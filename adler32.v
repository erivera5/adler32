==> flow/design.v <==
module adler32 (
  input rst_n, clock,
  input data_valid,
  input [7:0] data,
  input last_data,
  output checksum_valid,
  output [31:0] checksum
);
  wire ld_A, ld_B, clr;
  adler32_controller CTRL ( rst_n, clock, data_valid, last_data, ld_A, ld_B, clr, checksum_valid );  
  adler32_datapath DP ( rst_n, clock, data, checksum, ld_A, ld_B, clr );
endmodule
module adler32_controller (
  input rst_n, clock,
  input data_valid, last_data,
  output reg ld_A, ld_B, clr, checksum_valid
);
  localparam S0 = 0;  
  localparam S1 = 1; 
  localparam S2 = 2;  
  localparam S3 = 3; 
  localparam S4 = 4;
  reg [1:0] cstate, nstate;
  always @( posedge clock )
    if( !rst_n )
      cstate <= S0;
    else
      cstate <= nstate;
  always @*
    case( cstate )
      S0 : begin
        if( !data_valid ) begin
          { checksum_valid, ld_A, ld_B, clr } = 4'b0111;
          nstate = S0;   
	end
        else begin
          { checksum_valid, ld_A, ld_B, clr } = 4'b0000;
          nstate = S1;   
        end     
      end
      S1 : begin
        if( data_valid ) begin
	  if ( !last_data ) begin
            { checksum_valid, ld_A, ld_B, clr } = 4'b0000;
            nstate = S1;   
          end
          else begin 
            { checksum_valid, ld_A, ld_B, clr } = 4'b1000;
            nstate = S2;   
          end     
        end
	else begin
            { checksum_valid, ld_A, ld_B, clr } = 4'b0110;
            nstate = S3;             
	end
      end
      S2 : begin
        if( !last_data ) begin
          { checksum_valid, ld_A, ld_B, clr } = 4'b1110;
          nstate = S0;   
	end
        else begin
          { checksum_valid, ld_A, ld_B, clr } = 4'b1110;
          nstate = S2;   
        end   
      end
      S3 : begin
        if( !data_valid ) begin
          { checksum_valid, ld_A, ld_B, clr } = 4'b0110;
          nstate = S3;   
	end
        else begin
          if( !last_data ) begin
            { checksum_valid, ld_A, ld_B, clr } = 4'b0000;
            nstate = S1;   
	  end
          else begin
            { checksum_valid, ld_A, ld_B, clr } = 4'b0000;
            nstate = S2;   
	  end
        end   
      end
    endcase
endmodule
module adler32_datapath (
  input  rst_n, clock,
  input  [ 7:0] data,
  output [31:0] checksum,
  input ld_A, ld_B, clr
);
  reg  [15:0] A, B;
  wire [15:0] modulo_add_A, modulo_add_B;
  assign checksum = { B, A };
  addition_modulo sum_A (
    A, {8'h00, data}, modulo_add_A );
  addition_modulo sum_B (
    B, modulo_add_A, modulo_add_B );
  always @( posedge clock )
    if( !rst_n )
      A <= 1;
    else
      if( clr )
	A <= 1;
      else 
	if( ld_A )
	  A <= A;  
        else
	  A <= modulo_add_A;
  always @( posedge clock )
    if( !rst_n )
      B <= 0;
    else
      if( clr )
	B <= 0;
      else 
	if( ld_B )
	  B <= B;  
        else
	  B <= modulo_add_B;
endmodule
module addition_modulo(
  input  [15:0] a, b,
  output [15:0] val
);
  wire [15:0] sum = ( a + b );
  assign val = (sum < 65521) ? sum : ( sum - 65521 );
endmodule
==> Reports on adler32 <==
What the tools print for adler32, step after step.
Lines are those of the file above, counted from 1.
Operators: Yosys type, input widths -> output width; for muxes data width and select width s.
Cell names lack the library's common part.
{ "design": {"top": "adler32", "clock_port": "clock", "cell_library": "sky130hd", "corner": "tt_025C_1v80"} }

==> Elaborated design <==
Counts by Yosys on the flattened word-level netlist (proc, flatten, opt, wreduce; memories kept). Register bits leave out memories and registers merged into their read ports (data or address); mux counts leave out enables and synchronous resets folded into registers. Print and check cells are left out. Cells with the same type and inputs are merged into one.
{ "classes": {"n_addsub": 4, "n_cmp": 2, "n_eq": 3, "muxes": 18, "n_logic": 1, "n_reduce_logical": 4} }
{ "ops": {"columns": ["cell", "n"], "rows": [
  ["$sub 16x16->16 const B", 2],
  ["$lt 16x16->1 const B", 2],
  ["$mux 16", 2],
  ["$add 16x16->16", 1],
  ["$add 16x8->16", 1],
  ["$pmux 1 s4", 3],
  ["$reduce_or 2->1", 3],
  ["$pmux 2 s3", 1],
  ["$mux 2", 3],
  ["$mux 1", 6],
  ["$eq 2x2->1 const B", 2],
  ["$mux 4", 1],
  ["$pmux 1 s3", 1],
  ["$mux 3", 1],
  ["$eq 2x1->1 const B", 1],
  ["$logic_not 2->1", 1],
  ["$not 1->1", 1]
]} }
{ "bits": {"register_bits": 34, "output_inout_bits": 33} }

==> Longest topological paths <==
Depth = most cells in a row (Yosys ltp): at word level without a register or memory, in the mapped netlist without a sequential cell, where the memories' decode and read muxes count.
{ "logic_depth": {"ltp_word": 6, "ABC_AREA": 0, "ltp_mapped": 23, "depth_no_buf": 22} }

==> Mapped cells and area <==
Source: synth_stat.txt of the flow (Yosys; design flattened, memories mapped). It holds for the ABC_AREA given above (unset counts as 0); a run with the other value may have another netlist.
{ "mapped": {"mapped_cells": 378, "area_um2": 2971.6, "sequential_area_um2": 720.7, "flip_flops": 36, "buf_cells": 15} }
{ "by_type": {"columns": ["type", "n", "type_area_um2"], "rows": [
  ["dfxtp_1", 36, 720.691],
  ["ha_1", 26, 325.312],
  ["a21oi_1", 38, 190.182],
  ["nand2_1", 50, 187.68],
  ["xnor2_1", 18, 157.651],
  ["nor2_1", 40, 150.144],
  ["xor2_1", 13, 113.859],
  ["o211ai_1", 11, 82.579],
  ["clkbuf_1", 14, 52.55],
  ["o21ai_0", 10, 50.048],
  ["nand3_1", 9, 45.043],
  ["nor3_1", 9, 45.043],
  ["a22o_1", 5, 43.792],
  ["fa_1", 2, 40.038],
  ["a21o_1", 5, 37.536],
  ["inv_1", 10, 37.536],
  ["o21a_1", 5, 37.536],
  ["nand4_1", 5, 31.28]
]} }
Not listed: further types 43, cells in them 72.
By module: a second synthesis without flattening, with its own total; a netlist apart from the flattened one above.
{ "unflattened": {"hier_cells": 431, "hier_area_um2": 3751.1} }
Rows give one instance, submodules left out.
{ "by_module": {"columns": ["mod", "instances", "n_cells", "area_um2", "mod_seq_area_um2"], "rows": [
  ["addition_modulo", 2, 153, 1201.2, 0.0],
  ["adler32_datapath", 1, 105, 1169.9, 640.6],
  ["adler32_controller", 1, 20, 178.9, 80.1],
  ["adler32", 1, 0, 0.0, 0.0]
]} }

==> Worst setup path after synthesis <==
Source: OpenSTA report_checks on the synthesized netlist (no wires, ideal clock, input and output delay 20% of the period each), path of least setup slack; recovery checks are left aside. Register names are those of the netlist, which keeps one name where synthesis merged equal registers.
{ "synth_path": {"path_type": "input to register", "startpoint": "in data[0]", "endpoint": "reg DP.B[15]", "tclk_ps": 8000, "setup_time_ps": 117, "launch_ps": 1600, "arrival_time_ps": 7019, "required_ps": 7883, "path_slack_ps": 865, "path_delay_ps": 5536, "driving_pins": 21, "path_buffers": 1, "period_less_setup_slack_ps": 7135} }
"path_delay_ps" is the arrival time less input delay plus setup time.
"driving_pins": output pins that drive a net of the path, with the launching flip-flop's if there is one; two outputs of one cell count as two.
"period_less_setup_slack_ps" = period - worst setup slack (recovery checks aside). The figure is calculated, with input and output delays left at 20% of the set period.
Between the ends stands the longest chain of elaborated cells between them, by number of cells; it is not shown to be the way that was timed. Of several equally long chains one is given.
Each line given opens the expression or statement behind the cell; cells for indexed reads and writes are added by Yosys, which also makes memories of some case tables.
At most two assigning lines are given for a register; there are more.
{ "synth_via": {"path_cell_list": "ha_1 -> fa_1 -> a211oi_2 -> nor2_1 -> mux2_4 -> a2111oi_4 -> nand4_2 -> nor3_2 -> mux2_2 -> fa_1 -> nor2b_1 -> o31a_1 -> o31ai_1 -> o41ai_1 -> xor2_1 -> nand4_1 -> or4_1 -> buf_1 -> or3b_4 -> a31oi_1 -> nor2_1", "elab_chain_len": 6} }
{ "synth_lines": {"columns": ["item", "line_no", "text"], "rows": [
  ["from (decl)", 4, "input [7:0] data,"],
  ["$add 16x8->16", 125, "wire [15:0] sum = ( a + b );"],
  ["$sub 16x16->16", 126, "assign val = (sum < 65521) ? sum : ( sum - 65521 );"],
  ["$mux 16", 126, null],
  ["$add 16x16->16", 125, null],
  ["$sub 16x16->16", 126, null],
  ["$mux 16", 126, null],
  ["to (assign)", 117, "B <= B;"],
  ["to (assign)", 119, "B <= modulo_add_B;"],
  ["to (decl)", 91, "reg  [15:0] A, B;"]
]} }

==> Worst path after layout <==
From the final timing report of record 2: the path of least setup slack in the routed layout; clock arrival at registers is part of the times.
The report prints the path's times to 10 ps; the period is as set.
{ "layout_path": {"path_type": "input to register", "startpoint": "in data[0]", "endpoint": "reg DP.B[15]", "tclk_ps": 5570, "setup_time_ps": 100, "launch_ps": 1110, "arrival_time_ps": 6210, "required_ps": 5760, "path_slack_ps": -450, "driving_pins": 24, "path_buffers": 4} }
Between the ends stands the longest chain of elaborated cells between them, by number of cells; it is not shown to be the way that was timed. Of several equally long chains one is given.
At most two assigning lines are given for a register; there are more.
{ "layout_via": {"path_cell_list": "buf_6 -> ha_4 -> fa_2 -> a211oi_4 -> o21ai_2 -> xnor2_2 -> a2111oi_4 -> nand4_2 -> nor3_4 -> buf_6 -> buf_6 -> nand2_1 -> and2_4 -> ha_4 -> buf_4 -> nand4_1 -> o21ba_4 -> o21bai_1 -> a311o_1 -> xor2_2 -> or4_4 -> or3b_4 -> a31oi_1 -> nor2_1", "elab_chain_len": 6} }
{ "layout_lines": {"columns": ["item", "line_no", "text"], "rows": [
  ["from (decl)", 4, "input [7:0] data,"],
  ["$add 16x8->16", 125, "wire [15:0] sum = ( a + b );"],
  ["$sub 16x16->16", 126, "assign val = (sum < 65521) ? sum : ( sum - 65521 );"],
  ["$mux 16", 126, null],
  ["$add 16x16->16", 125, null],
  ["$sub 16x16->16", 126, null],
  ["$mux 16", 126, null],
  ["to (assign)", 117, "B <= B;"],
  ["to (assign)", 119, "B <= modulo_add_B;"],
  ["to (decl)", 91, "reg  [15:0] A, B;"]
]} }
Nets of the timed path that keep an RTL name, with a line that drives or declares them; the list need not be complete.
{ "layout_named_nets": {"columns": ["net", "line_no"], "rows": [
  ["DP.modulo_add_A[7]", 126]
]} }

==> runs of adler32 <==
adler32 through Yosys and OpenROAD on sky130hd: 2 stored runs, unordered, with their settings and measured results. The constraints put input and output delay at 20% of the set period each and load the outputs with 0.01 pF.
"timing.achieved_period_ps" = clock period - worst setup slack. The figure is calculated, with input and output delays left at 20% of the set period.
"worst_setup_path_time_ps" means the part of the period allowed to the worst setup path (the constraints hold back 20% at inputs and 20% at outputs) less its slack; where the path has registers, the arrival times of their clocks count too.
"design_power_uw" is the tool's figure for a default switching activity; nothing was simulated.
"worst_setup_path_time_ps" is given in steps of 10 ps.
[
  {
    "run": "record 1",
    "settings": { "period_ns": 5.75, "CORE_UTILIZATION": 45, "SETUP_SLACK_MARGIN": 0.97, "PLACE_DENSITY": 0.87, "CELL_PAD_IN_SITES_GLOBAL_PLACEMENT": 3, "CELL_PAD_IN_SITES_DETAIL_PLACEMENT": 1, "GPL_TIMING_DRIVEN": 1, "MAX_ROUTING_LAYER": "met4", "CAP_MARGIN": 20, "CORE_MARGIN": 2, "SLEW_MARGIN": 20 },
    "outcome": "no final report: placement broke off with GPL-0301"
  },
  {
    "run": "record 2",
    "settings": { "period_ns": 5.57, "CORE_UTILIZATION": 29, "CELL_PAD_IN_SITES_GLOBAL_PLACEMENT": 2, "CTS_CLUSTER_DIAMETER": 107, "SLEW_MARGIN": 20, "MAX_ROUTING_LAYER": "met5", "CAP_MARGIN": 20, "CORE_MARGIN": 2 },
    "results": { "final_die_area_um2": 11072.3, "timing.achieved_period_ps": 6019, "final_util_pct": 50.2, "worstSetupSlack_ps": -449, "design_power_uw": 1092, "ws_hold_ps": 490, "synth_chip_area_um2": 2971.6, "worst_setup_path_time_ps": 4910, "worstPathKind": "input to register", "final_cell_area_um2": 4951.0 }
  }
]
